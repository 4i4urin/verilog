==> flow/design.v <==
`timescale 1ns/1ns
module fir_filter (
    input clk,     
    input signed  [16-1 : 0] input_sig,
    input ready,
    output signed [16-1 : 0] filtred_sig
);
(* ram_style = "block" *) wire signed [16-1 : 0] fir_coefs [0 : 127];
(* ram_style = "block" *) reg signed [16-1: 0] delay [0 : 127];
integer i;
reg  signed [2*16-1: 0] coll_sum = 0;
reg signed [2*16-1 : 0] result = 0;
reg signed [2*16-1 : 0] mult = 0;
reg [6 : 0] r_index = 8'h7F;
reg [6 : 0] w_index = 0;
reg [6 : 0] del_index = 0;
reg signed [16-1 : 0] m0;
reg signed [16-1 : 0] m1;
reg signed [16-1 : 0] m0_d;
reg signed [16-1 : 0] m1_d;
always @(posedge clk) begin
    if ( r_index == 8'h7F && ready) begin
        result <=  coll_sum  ; 
        w_index <= w_index + 1;
        delay[w_index] <= input_sig;
    end
    if (ready) begin
        r_index <= r_index + 1;
        del_index <= w_index - r_index - 1;
        if (r_index) begin
            m0 <=  fir_coefs[r_index];
            m1 <= delay[del_index];
            m0_d <= m0;
            m1_d <= m1;
            mult <= m0_d * m1_d ;
            coll_sum <= coll_sum + mult;
        end
        else begin
            coll_sum <= 0;
        end
    end
end
assign filtred_sig = result>>> 12;
assign fir_coefs[0] = 16'sd1;
assign fir_coefs[1] = 16'sd1;
assign fir_coefs[2] = 16'sd1;
assign fir_coefs[3] = 16'sd1;
assign fir_coefs[4] = -16'sd1;
assign fir_coefs[5] = -16'sd2;
assign fir_coefs[6] = -16'sd4;
assign fir_coefs[7] = -16'sd4;
assign fir_coefs[8] = -16'sd2;
assign fir_coefs[9] = 16'sd2;
assign fir_coefs[10] = 16'sd6;
assign fir_coefs[11] = 16'sd9;
assign fir_coefs[12] = 16'sd8;
assign fir_coefs[13] = 16'sd4;
assign fir_coefs[14] = -16'sd4;
assign fir_coefs[15] = -16'sd13;
assign fir_coefs[16] = -16'sd18;
assign fir_coefs[17] = -16'sd16;
assign fir_coefs[18] = -16'sd7;
assign fir_coefs[19] = 16'sd8;
assign fir_coefs[20] = 16'sd23;
assign fir_coefs[21] = 16'sd32;
assign fir_coefs[22] = 16'sd29;
assign fir_coefs[23] = 16'sd12;
assign fir_coefs[24] = -16'sd14;
assign fir_coefs[25] = -16'sd39;
assign fir_coefs[26] = -16'sd54;
assign fir_coefs[27] = -16'sd48;
assign fir_coefs[28] = -16'sd20;
assign fir_coefs[29] = 16'sd22;
assign fir_coefs[30] = 16'sd63;
assign fir_coefs[31] = 16'sd85;
assign fir_coefs[32] = 16'sd75;
assign fir_coefs[33] = 16'sd31;
assign fir_coefs[34] = -16'sd34;
assign fir_coefs[35] = -16'sd97;
assign fir_coefs[36] = -16'sd131;
assign fir_coefs[37] = -16'sd115;
assign fir_coefs[38] = -16'sd48;
assign fir_coefs[39] = 16'sd52;
assign fir_coefs[40] = 16'sd147;
assign fir_coefs[41] = 16'sd197;
assign fir_coefs[42] = 16'sd173;
assign fir_coefs[43] = 16'sd72;
assign fir_coefs[44] = -16'sd78;
assign fir_coefs[45] = -16'sd221;
assign fir_coefs[46] = -16'sd298;
assign fir_coefs[47] = -16'sd262;
assign fir_coefs[48] = -16'sd109;
assign fir_coefs[49] = 16'sd120;
assign fir_coefs[50] = 16'sd344;
assign fir_coefs[51] = 16'sd469;
assign fir_coefs[52] = 16'sd421;
assign fir_coefs[53] = 16'sd179;
assign fir_coefs[54] = -16'sd201;
assign fir_coefs[55] = -16'sd596;
assign fir_coefs[56] = -16'sd846;
assign fir_coefs[57] = -16'sd798;
assign fir_coefs[58] = -16'sd364;
assign fir_coefs[59] = 16'sd448;
assign fir_coefs[60] = 16'sd1517;
assign fir_coefs[61] = 16'sd2638;
assign fir_coefs[62] = 16'sd3568;
assign fir_coefs[63] = 16'sd4095;
assign fir_coefs[64] = 16'sd4095;
assign fir_coefs[65] = 16'sd3568;
assign fir_coefs[66] = 16'sd2638;
assign fir_coefs[67] = 16'sd1517;
assign fir_coefs[68] = 16'sd448;
assign fir_coefs[69] = -16'sd364;
assign fir_coefs[70] = -16'sd798;
assign fir_coefs[71] = -16'sd846;
assign fir_coefs[72] = -16'sd596;
assign fir_coefs[73] = -16'sd201;
assign fir_coefs[74] = 16'sd179;
assign fir_coefs[75] = 16'sd421;
assign fir_coefs[76] = 16'sd469;
assign fir_coefs[77] = 16'sd344;
assign fir_coefs[78] = 16'sd120;
assign fir_coefs[79] = -16'sd109;
assign fir_coefs[80] = -16'sd262;
assign fir_coefs[81] = -16'sd298;
assign fir_coefs[82] = -16'sd221;
assign fir_coefs[83] = -16'sd78;
assign fir_coefs[84] = 16'sd72;
assign fir_coefs[85] = 16'sd173;
assign fir_coefs[86] = 16'sd197;
assign fir_coefs[87] = 16'sd147;
assign fir_coefs[88] = 16'sd52;
assign fir_coefs[89] = -16'sd48;
assign fir_coefs[90] = -16'sd115;
assign fir_coefs[91] = -16'sd131;
assign fir_coefs[92] = -16'sd97;
assign fir_coefs[93] = -16'sd34;
assign fir_coefs[94] = 16'sd31;
assign fir_coefs[95] = 16'sd75;
assign fir_coefs[96] = 16'sd85;
assign fir_coefs[97] = 16'sd63;
assign fir_coefs[98] = 16'sd22;
assign fir_coefs[99] = -16'sd20;
assign fir_coefs[100] = -16'sd48;
assign fir_coefs[101] = -16'sd54;
assign fir_coefs[102] = -16'sd39;
assign fir_coefs[103] = -16'sd14;
assign fir_coefs[104] = 16'sd12;
assign fir_coefs[105] = 16'sd29;
assign fir_coefs[106] = 16'sd32;
assign fir_coefs[107] = 16'sd23;
assign fir_coefs[108] = 16'sd8;
assign fir_coefs[109] = -16'sd7;
assign fir_coefs[110] = -16'sd16;
assign fir_coefs[111] = -16'sd18;
assign fir_coefs[112] = -16'sd13;
assign fir_coefs[113] = -16'sd4;
assign fir_coefs[114] = 16'sd4;
assign fir_coefs[115] = 16'sd8;
assign fir_coefs[116] = 16'sd9;
assign fir_coefs[117] = 16'sd6;
assign fir_coefs[118] = 16'sd2;
assign fir_coefs[119] = -16'sd2;
assign fir_coefs[120] = -16'sd4;
assign fir_coefs[121] = -16'sd4;
assign fir_coefs[122] = -16'sd2;
assign fir_coefs[123] = -16'sd1;
assign fir_coefs[124] = 16'sd1;
assign fir_coefs[125] = 16'sd1;
assign fir_coefs[126] = 16'sd1;
assign fir_coefs[127] = 16'sd1;
endmodule
### Tool chain data of fir_filter

What the tools print for fir_filter, step after step.
Lines are those of the file above, counted from 1.
Not given: --

* design top: fir_filter
* clock port: clk
* standard-cell library: sky130hd
* library corner: tt_025C_1v80

### Word level

Yosys after proc, flatten, opt, wreduce and memory -nomap, before mapping. Memory bits, and registers merged into a memory's read port (data or address), are not among the register bits. Print and check cells are not counted. Equal cells are merged and count once.
Yosys's memory passes give these memory sizes; they may raise the number of words (mostly to a power of two), join words into wider ones and drop unused or constant bits.

* $add $sub $neg: 5
* $mul: 1
* equal/unequal tests: 127
* mux-type cells: 4
* reduce/logical cells: 60

Operator list (number)
* 16-bit parallel mux with 56-bit select: 1
* 16-bit by 16-bit multiplier with 32-bit output: 1
* 7-bit equality test (second input constant): 64
* 7-bit by 6-bit equality test with 1-bit output (second input constant): 32
* 7-bit by 5-bit equality test with 1-bit output (second input constant): 16
* 2-bit OR reduction: 51
* 7-bit by 4-bit equality test with 1-bit output (second input constant): 8
* 32-bit adder: 1
* 7-bit by 3-bit equality test with 1-bit output (second input constant): 4
* 16-bit two-way mux: 1
* 7-bit by 1-bit adder with 7-bit output (second input constant): 2
* 7-bit by 2-bit equality test with 1-bit output (second input constant): 2
* 4-bit OR reduction: 3
* 8-bit OR reduction: 1
* 7-bit by 1-bit equality test with 1-bit output (second input constant): 1
* 7-bit by 2-bit subtractor with 7-bit output (second input constant): 1
* 7-bit subtractor: 1
* 7-bit logical NOT: 1
* 7-bit nonzero test: 1
* 7-bit two-way mux: 1
* 6-bit OR reduction: 1
* 2-bit AND reduction: 1
* 1-bit logical AND: 1
* 1-bit two-way mux: 1

* flip-flop bits (word level): 161
* memory bits (writable): 2048
* word width x clocked read ports: 16
* memories kept: 1
* output and inout bits: 16
* cells after elaboration: 207

Memory list
* delay: words 128, bits a word 16, rd ports 1, write ports 1, line 9 `(* ram_style = "block" *) reg signed [16-1: 0] delay [0 : 127];`

### Depth

Longest topological path by Yosys (ltp), each cell counted once; first at word level (registers and memories cut), then after technology mapping (sequential cells cut; the memories' decode and read muxes count).

* depth in word-level cells: 3
* ABC_AREA: 0
* mapped depth: 24

### Synthesis result

Source: synth_stat.txt of the flow (Yosys; design flattened, memories mapped). It holds for the ABC_AREA given above (unset counts as 0); a run with the other value may have another netlist.
Totals and module areas in this step are rounded.

* cell count: 4727
* synthesis area: 0.0947 mm^2
* mapped flip-flops: 2199

Cell types
* sky130_fd_sc_hd__edfxtp_1: number 2199, area in all 6.6E+04 um^2
* sky130_fd_sc_hd__mux4_2: number 672, area in all 1.51E+04 um^2
* sky130_fd_sc_hd__fa_1: number 216, area in all 4.32E+03 um^2
* sky130_fd_sc_hd__ha_1: number 112, area in all 1.4E+03 um^2
* sky130_fd_sc_hd__inv_1: number 287, area in all 1.08E+03 um^2
* sky130_fd_sc_hd__nor2_1: number 208, area in all 780.749 um^2
* sky130_fd_sc_hd__and2_1: number 110, area in all 688.16 um^2
* sky130_fd_sc_hd__nand2_1: number 172, area in all 645.619 um^2
* sky130_fd_sc_hd__clkbuf_1: number 142, area in all 533.011 um^2
* sky130_fd_sc_hd__xnor2_1: number 49, area in all 429.162 um^2
* sky130_fd_sc_hd__buf_2: number 57, area in all 285.274 um^2
* sky130_fd_sc_hd__o21ai_0: number 51, area in all 255.245 um^2
* sky130_fd_sc_hd__a21oi_1: number 50, area in all 250.24 um^2
* sky130_fd_sc_hd__nand3_1: number 39, area in all 195.187 um^2
* sky130_fd_sc_hd__mux2_2: number 17, area in all 191.434 um^2
* sky130_fd_sc_hd__xor2_1: number 19, area in all 166.41 um^2
* sky130_fd_sc_hd__a21o_1: number 20, area in all 150.144 um^2
* sky130_fd_sc_hd__nor3_1: number 27, area in all 135.13 um^2

Not listed: further types 58, cells in them 280.

### Timing after synthesis

OpenSTA on the mapped netlist: ideal clock, no wires. The path of least setup slack (recovery checks aside). Input and output delay are each 20% of the period. Register names are those of the netlist, which keeps one name where synthesis merged equal registers.

* kind: register to register
* start: register m0_d[14]
* end: register mult[26]
* period: 7.12 ns
* arrival: 5.704 ns
* data required time: 6.854 ns
* path slack: 1.150 ns
* path delay: 5.970 ns
* stages: 21
* synthesis period reached: 5.97 ns

"path delay" is the arrival time less input delay plus setup time.
"stages": output pins that drive a net of the path, with the launching flip-flop's if there is one; two outputs of one cell count as two.
"synthesis period reached" = period - worst setup slack (recovery checks aside). The figure is calculated, with input and output delays left at 20% of the set period.
The rows between start and end are the longest chain of elaborated cells between them; the timing report does not say that the signal goes this way. Where chains are equally long, one stands for them.
Each line given opens the expression or statement behind the cell; cells for indexed reads and writes are added by Yosys, which also makes memories of some case tables.

* cell sequence: sky130_fd_sc_hd__edfxtp_1 > sky130_fd_sc_hd__clkbuf_1 > sky130_fd_sc_hd__nand2_1 > sky130_fd_sc_hd__fa_1 > sky130_fd_sc_hd__inv_1 > sky130_fd_sc_hd__fa_1 > sky130_fd_sc_hd__inv_1 > sky130_fd_sc_hd__fa_1 > sky130_fd_sc_hd__inv_1 > sky130_fd_sc_hd__fa_1 > sky130_fd_sc_hd__fa_1 > sky130_fd_sc_hd__inv_1 > sky130_fd_sc_hd__fa_1 > sky130_fd_sc_hd__inv_1 > sky130_fd_sc_hd__ha_1 > sky130_fd_sc_hd__clkbuf_1 > sky130_fd_sc_hd__a21o_1 > sky130_fd_sc_hd__a21o_1 > sky130_fd_sc_hd__a21o_1 > sky130_fd_sc_hd__o41ai_1 > sky130_fd_sc_hd__xnor2_1
* cells in the longest elaborated chain: 1
* elaborated cells between the ends (all ways): 1

Ends and longest elaborated chain, post-synthesis
* from (decl): line 19 `reg signed [16-1 : 0] m0_d;`
* from (assign): line 33 `m0_d <= m0;`
* 16-bit by 16-bit multiplier with 32-bit output: line 35 `mult <= m0_d * m1_d ;`
* to (assign): line 35
* to (decl): line 13 `reg signed [2*16-1 : 0] mult = 0;`

### Path in the finished layout

Path of least setup slack in the final report of flow run 1 (OpenROAD, finished layout, wires in). Where an end is a register, its clock arrival counts in the times.

* kind: register to register
* start: register m1_d[2]
* end: register mult[22]
* period: 6.7 ns
* arrival: 6.41 ns
* data required time: 7.27 ns
* path slack: 0.86 ns
* stages: 21

The rows between start and end are the longest chain of elaborated cells between them; the timing report does not say that the signal goes this way. Where chains are equally long, one stands for them.

* cell sequence: sky130_fd_sc_hd__edfxtp_1 > sky130_fd_sc_hd__buf_6 > sky130_fd_sc_hd__nand2_2 > sky130_fd_sc_hd__fa_1 > sky130_fd_sc_hd__fa_1 > sky130_fd_sc_hd__fa_2 > sky130_fd_sc_hd__fa_1 > sky130_fd_sc_hd__inv_1 > sky130_fd_sc_hd__fa_1 > sky130_fd_sc_hd__inv_1 > sky130_fd_sc_hd__fa_1 > sky130_fd_sc_hd__inv_2 > sky130_fd_sc_hd__ha_4 > sky130_fd_sc_hd__inv_2 > sky130_fd_sc_hd__o21bai_1 > sky130_fd_sc_hd__a21oi_4 > sky130_fd_sc_hd__a31oi_4 > sky130_fd_sc_hd__o21bai_1 > sky130_fd_sc_hd__o2111a_1 > sky130_fd_sc_hd__o21bai_1 > sky130_fd_sc_hd__xor2_1
* cells in the longest elaborated chain: 1
* elaborated cells between the ends (all ways): 1

Ends and longest elaborated chain, post-layout
* from (decl): line 20 `reg signed [16-1 : 0] m1_d;`
* from (assign): line 34 `m1_d <= m1;`
* 16-bit by 16-bit multiplier with 32-bit output: line 35 `mult <= m0_d * m1_d ;`
* to (assign): line 35
* to (decl): line 13 `reg signed [2*16-1 : 0] mult = 0;`

==> runs of fir_filter <==
Below are 2 stored runs of the flow (Yosys, OpenROAD; platform sky130hd) on fir_filter, each with its settings and what was measured, unordered. Constraints: input delay and output delay 20% of the set period each, output load 0.01 pF.
"reached clock period" is the run's clock period less its worst setup slack. It is reckoned from that one timing run; input and output delays stay at 20% of the period that was set.
"total power of the final layout" is the tool's figure for a default switching activity; nothing was simulated.
The results are shown rounded.

### Flow run 1

==> flow/run.sh <==
#!/bin/bash
# the make line also repeats the synthesis and layout settings of config.mk as NAME=value (left out here)
make -C /OpenROAD-flow-scripts/flow DESIGN_CONFIG=/design/flow/config.mk WORK_HOME=/design/flow/orfs CLKGATE_MAP_FILE= finish
==> flow/config.mk <==
export PLATFORM = sky130hd
export DESIGN_NAME = fir_filter
export DESIGN_NICKNAME = fir_filter
export VERILOG_FILES = /design/flow/design.v
export SDC_FILE = /design/flow/constraint.sdc
export NUM_CORES = 4
export LEC_CHECK = 0
export CAP_MARGIN = 20
export CORE_MARGIN = 2
export CORE_UTILIZATION = 40
export SETUP_SLACK_MARGIN = 1.84
export SLEW_MARGIN = 20
==> flow/constraint.sdc <==
create_clock -name core_clock -period 6.7 [get_ports {clk}]
set_input_delay 1.3400 -clock core_clock [delete_from_list [all_inputs] [get_ports {clk}]]
set_output_delay 1.3400 -clock core_clock [all_outputs]
set_load 0.01 [all_outputs]

Results of flow run 1:
- Worst hold slack in the final report: 0.415 ns
- Die area: 0.241 mm^2
- Post-route utilization: 46.1 %
- Standard-cell area after routing: 0.108 mm^2
- Total power of the final layout: 61300 µW
- Reached clock period: 5.841 ns
- Smallest setup slack: 0.859 ns
- Synthesized cell area: 0.0947 mm^2

### Flow run 2

==> flow/run.sh <==
#!/bin/bash
# the make line also repeats the synthesis and layout settings of config.mk as NAME=value (left out here)
make -C /OpenROAD-flow-scripts/flow DESIGN_CONFIG=/design/flow/config.mk WORK_HOME=/design/flow/orfs CLKGATE_MAP_FILE= finish
==> flow/config.mk <==
export PLATFORM = sky130hd
export DESIGN_NAME = fir_filter
export DESIGN_NICKNAME = fir_filter
export VERILOG_FILES = /design/flow/design.v
export SDC_FILE = /design/flow/constraint.sdc
export NUM_CORES = 4
export LEC_CHECK = 0
export CAP_MARGIN = 20
export CORE_ASPECT_RATIO = 1.63
export CORE_MARGIN = 2
export CORE_UTILIZATION = 39
export CTS_CLUSTER_DIAMETER = 121
export CTS_CLUSTER_SIZE = 27
export PLACE_DENSITY_LB_ADDON = 0.13
export SLEW_MARGIN = 20
==> flow/constraint.sdc <==
create_clock -name core_clock -period 4.1 [get_ports {clk}]
set_input_delay 0.8200 -clock core_clock [delete_from_list [all_inputs] [get_ports {clk}]]
set_output_delay 0.8200 -clock core_clock [all_outputs]
set_load 0.01 [all_outputs]

Results of flow run 2:
- Worst hold slack in the final report: 0.384 ns
- Synthesized cell area: 0.0947 mm^2
- Die area: 0.247 mm^2
- Standard-cell area after routing: 0.106 mm^2
- Total power of the final layout: 97000 µW
- Post-route utilization: 43.6 %
- Smallest setup slack: -1.62 ns
- Reached clock period: 5.720 ns
