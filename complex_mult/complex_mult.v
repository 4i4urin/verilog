==> flow/design.v <==
`timescale 1ns/1ns
module complex_mult (
	input clk,     
	input signed [7 : 0] a1,  
	input signed [7 : 0] b1,  
	input signed [7 : 0] a2,  
	input signed [7 : 0] b2,  
	output signed [7 : 0] res_re,  
	output signed [7 : 0] res_im   
);
reg signed [7 : 0] a1_a2;
wire signed [7 : 0] sub_res_re_1;
wire signed [7 : 0] sub_res_re_2;
wire signed [7 : 0] sub_res_im_1;
wire signed [7 : 0] sub_res_im_2;
mult_8bit_sign mult_real1(
	.clk(clk),	.a(a1),
	.b(a2),	.res(sub_res_re_1)
);
mult_8bit_sign mult_real2(
	.clk(clk),	.a(b1),
	.b(b2),	.res(sub_res_re_2)
);
mult_8bit_sign mult_img1(
	.clk(clk),	.a(a1),
	.b(b2),	.res(sub_res_im_1)
);
mult_8bit_sign mult_img2(
	.clk(clk),	.a(a2),
	.b(b1),	.res(sub_res_im_2)
);
reg signed [7 : 0] res_re = 0;
reg signed [7 : 0] res_im = 0;
always @(posedge clk) begin 
	res_re <= sub_res_re_1 - sub_res_re_2;  
	res_im <= sub_res_im_1 + sub_res_im_2;  
end
endmodule
`timescale 1ns/1ns
module mult_8bit_sign (
	input clk,    	  
	input signed [7 : 0] a,  
	input signed [7 : 0] b,  
	output signed [7 : 0]res  
);
integer i = 0;
reg signed [7 : 0] tmp [0 : 7];
reg signed [7 : 0] res = 0;
reg a_sign = 0, b_sign = 0;
always @(posedge clk) begin
	for (i = 0; i < 7; i++) begin
		if (a[7] == 1 && b[7] == 0)  
			tmp[ i ] <= ( b[i] ) ? ( ~(a - 1) ) << i : 0;  
		else if (a[7] == 0 && b[7] == 1)  
			tmp[ i ] <= ( a[i] ) ? ( ~(b - 1) ) << i : 0;  
		else if (a[7] == 1 && b[7] == 1)  
			tmp[ i ] <= (  ( ~(a - 1) & (1 << i) )  ) ? ( ~(b - 1) ) << i : 0;
		else  
			tmp[ i ] <= ( a[i] ) ? b << i : 0;
	end
	a_sign <= a[7]; b_sign <= b[7];
	if ( a_sign == 1 ^ b_sign == 1 ) 
		res <= 1 + ~(
			tmp[0] + tmp[1] + tmp[2] + tmp[3] + tmp[4] + tmp[5] + tmp[6]
		);
	else  
		res <= tmp[0] + tmp[1] + tmp[2] + tmp[3] + tmp[4] + tmp[5] + tmp[6];
end
endmodule
**Tool chain data of complex_mult**

Tool output for the design above, in the order of the flow.
Line numbers count from 1 in the design file above.
Operators carry their Yosys type and port widths (W data, S select, Z words).
Cell names lack the library's common part.
Not given: n/a

- Top: complex_mult
- Clock port: clk
- Standard-cell library: sky130hd
- Library corner: tt_025C_1v80

**Word-level counts**

Counts by Yosys on the flattened word-level netlist (proc, flatten, opt, wreduce). Print and check cells are left out.

- Bits in registers: 276
- Input port bits: 33
- Word-level cells: 324

- $add $sub $neg: 58
- Mux-type cells: 200
- Bitwise gates (word level): 16
- Reduce/logical cells: 12

Operator list:

| cell | number |
|---|---|
| $mux W8 | 200 |
| $add A8 B8 Y8 | 49 |
| $not A8 Y8 | 8 |
| $add A2 B8 Y8 const A | 4 |
| $sub A8 B2 Y8 const B | 4 |
| $logic_and A1 B1 Y1 | 12 |
| $sub A8 B8 Y8 | 1 |
| $xor A1 B1 Y1 | 4 |
| $not A1 Y1 | 4 |

**Depth**

Longest topological path by Yosys (ltp), each cell counted once; first at word level (registers and memories cut), then after technology mapping (sequential cells cut; the memories' decode and read muxes count).

- Depth after elaboration: 9
- ABC_AREA: 0
- Depth in mapped cells: 16
- Gate-level depth less buffers: 16

**Mapped cells and area**

Yosys stat after the flow's synthesis: flattened, memories mapped to cells. It holds for the ABC_AREA given above (unset counts as 0); a run with the other value may have another netlist.
The area totals of this step are shown rounded.

Cells by type:

| cell | number |
|---|---|
| dfxtp_1 | 192 |
| fa_1 | 62 |
| inv_1 | 188 |
| xnor2_1 | 79 |
| ha_1 | 54 |
| nand2_1 | 122 |
| o21ai_0 | 79 |
| o22ai_1 | 53 |
| nor2_1 | 78 |
| xor2_1 | 33 |
| a21oi_1 | 53 |
| o221ai_1 | 29 |
| nor2b_1 | 21 |
| a22oi_1 | 13 |
| nor3_1 | 16 |
| clkbuf_1 | 21 |
| a31oi_1 | 12 |
| nand3_1 | 15 |

Other cell types: 42; their cells: 116.

- Mapped cells: 1,236
- Synthesis area: 10,900 um^2
- Area of sequential cells: 3,840 um^2
- Flip-flops: 192
- Buffers: 47

The figures by module come from a second, unflattened synthesis with its own total; it is not the netlist above.

- Cell total of the unflattened synthesis: 1,437
- Area (unflattened synthesis): 12,500 um^2

Each row is one instance without its submodules.

By module:

| module | times used | cells | area (um^2) |
|---|---|---|---|
| mult_8bit_sign | 4 | 335 | 2,880 |
| complex_mult | 1 | 97 | 947 |

**Path before layout**

Path of least setup slack by OpenSTA after synthesis, without wires, with an ideal clock, recovery checks aside; 20% of the period is set as input and as output delay. Where synthesis merged equal registers, the netlist keeps one of their names.

- Path type: reg-to-reg
- Start: reg mult_real1.tmp[6][6]
- End: reg mult_real1.res[7]
- Period: 7,750 ps
- Setup time: 72 ps
- Data arrival time: 3,764 ps
- Data required time: 7,678 ps
- Setup slack: 3,914 ps
- Path delay: 3,836 ps
- Stages on the path: 16
- Buffers on the path: 0
- Synthesis period reached: 3,836 ps

"path delay" is the arrival time less input delay plus setup time.
"stages on the path": output pins that drive a net of the path, with the launching flip-flop's if there is one; two outputs of one cell count as two.
"synthesis period reached" = period - worst setup slack (recovery checks aside). The figure is calculated, with input and output delays left at 20% of the set period.
Between the ends stands the longest chain of elaborated cells between them, by number of cells; it is not shown to be the way that was timed. Of several equally long chains one is given.
Each line given opens the expression or statement behind the cell; cells for indexed reads and writes are added by Yosys, which also makes memories of some case tables.
A register here has more assigning lines than the two given.

- Cells stage by stage: dfxtp_1 > inv_1 > fa_1 > inv_1 > fa_1 > inv_1 > fa_1 > inv_1 > fa_1 > inv_1 > fa_1 > xor2_1 > xnor2_1 > xnor2_1 > xnor2_1 > xnor2_1
- Length of the longest elaborated chain: 4

RTL lines, path after synthesis:

| element | line | text |
|---|---|---|
| start: declaration | 47 | `reg signed [7 : 0] tmp [0 : 7];` |
| start: assignment | 53 | `tmp[ i ] <= ( b[i] ) ? ( ~(a - 1) ) << i : 0;` |
| start: assignment | 55 | `tmp[ i ] <= ( a[i] ) ? ( ~(b - 1) ) << i : 0;` |
| $add A8 B8 Y8 | 64 | `tmp[0] + tmp[1] + tmp[2] + tmp[3] + tmp[4] + tmp[5] + tmp[6]` |
| $not A8 Y8 | 63 | `res <= 1 + ~(` |
| $add A2 B8 Y8 | 63 |  |
| $mux W8 | 62 | `if ( a_sign == 1 ^ b_sign == 1 )` |
| end: assignment | 63 |  |
| end: assignment | 67 | `res <= tmp[0] + tmp[1] + tmp[2] + tmp[3] + tmp[4] + tmp[5] + tmp[6];` |
| end: declaration | 44 | `output signed [7 : 0]res` |

**Timing after layout**

Path of least setup slack in the final report of run 1 (OpenROAD, finished layout, wires in). Where an end is a register, its clock arrival counts in the times.
The report prints the path's times to 10 ps; the period is as set.

- Path type: reg-to-reg
- Start: reg mult_real1.tmp[6][6]
- End: reg mult_real1.res[7]
- Period: 5,090 ps
- Setup time: 60 ps
- Data arrival time: 4,300 ps
- Data required time: 5,450 ps
- Setup slack: 1,150 ps
- Stages on the path: 16
- Buffers on the path: 0

Between the ends stands the longest chain of elaborated cells between them, by number of cells; it is not shown to be the way that was timed. Of several equally long chains one is given.
A register here has more assigning lines than the two given.

- Cells stage by stage: dfxtp_1 > inv_1 > fa_1 > inv_1 > fa_1 > inv_1 > fa_1 > inv_1 > fa_1 > inv_1 > fa_1 > xor2_1 > xnor2_1 > xnor2_1 > xnor2_1 > xnor2_1
- Length of the longest elaborated chain: 4

RTL lines, path post-layout:

| element | line | text |
|---|---|---|
| start: declaration | 47 | `reg signed [7 : 0] tmp [0 : 7];` |
| start: assignment | 53 | `tmp[ i ] <= ( b[i] ) ? ( ~(a - 1) ) << i : 0;` |
| start: assignment | 55 | `tmp[ i ] <= ( a[i] ) ? ( ~(b - 1) ) << i : 0;` |
| $add A8 B8 Y8 | 64 | `tmp[0] + tmp[1] + tmp[2] + tmp[3] + tmp[4] + tmp[5] + tmp[6]` |
| $not A8 Y8 | 63 | `res <= 1 + ~(` |
| $add A2 B8 Y8 | 63 |  |
| $mux W8 | 62 | `if ( a_sign == 1 ^ b_sign == 1 )` |
| end: assignment | 63 |  |
| end: assignment | 67 | `res <= tmp[0] + tmp[1] + tmp[2] + tmp[3] + tmp[4] + tmp[5] + tmp[6];` |
| end: declaration | 44 | `output signed [7 : 0]res` |

# Flow runs of complex_mult

Below are 2 stored runs of the flow (Yosys, OpenROAD; platform sky130hd) on complex_mult, each with its settings and what was measured, unordered. Constraints: input delay and output delay 20% of the set period each, output load 0.01 pF.
"period achieved" means the clock period less the worst setup slack. The figure is calculated, with input and output delays left at 20% of the set period.
"worst setup path time" is the time allowed to the run's worst setup path (the clock period less input and output delay, where it has them) less its slack. Clock arrival times count: a late capture clock shortens it, a late launch clock lengthens it.
"overall power" rests on the timing tool's default activity at the inputs, not on a simulated workload.
"worst setup path time" is given in steps of 10 ps.
The measured numbers are rounded.
Settings: n/a = not set for that run.

| setting or result | run 1 | run 2 |
|---|---|---|
| period_ns | 5.09 | 2.55 |
| CAP_MARGIN | 20 | 35 |
| CORE_MARGIN | 2 | 3 |
| CORE_UTILIZATION | 40 | 26 |
| SLEW_MARGIN | 20 | 40 |
| SETUP_SLACK_MARGIN | n/a | 0.71 |
| PLACE_DENSITY_LB_ADDON | n/a | 0.17 |
| CELL_PAD_IN_SITES_GLOBAL_PLACEMENT | n/a | 1 |
| CELL_PAD_IN_SITES_DETAIL_PLACEMENT | n/a | 0 |
| ABC_AREA | n/a | 1 |
| CTS_CLUSTER_SIZE | n/a | 32 |
| MIN_ROUTING_LAYER | n/a | met2 |
| area of the synthesized netlist (um^2) | 10,900 | 12,200 |
| overall die area (um^2) | 28,500 | 49,400 |
| standard-cell area of the final layout (um^2) | 12,400 | 17,000 |
| post-route utilization | 0.461 | 0.371 |
| setup slack of the worst path (ps) | 1,150 | -1,270 |
| setup total negative slack (ps) | 0 | -9,840 |
| worst hold slack after layout (ps) | 399 | 359 |
| overall power (µW) | 5,690 | 14,100 |
| period achieved (ps) | 3,938 | 3,815 |
| worst setup path time (ps) | 3,940 | 3,820 |
| worst setup path type | reg-to-reg | reg-to-reg |
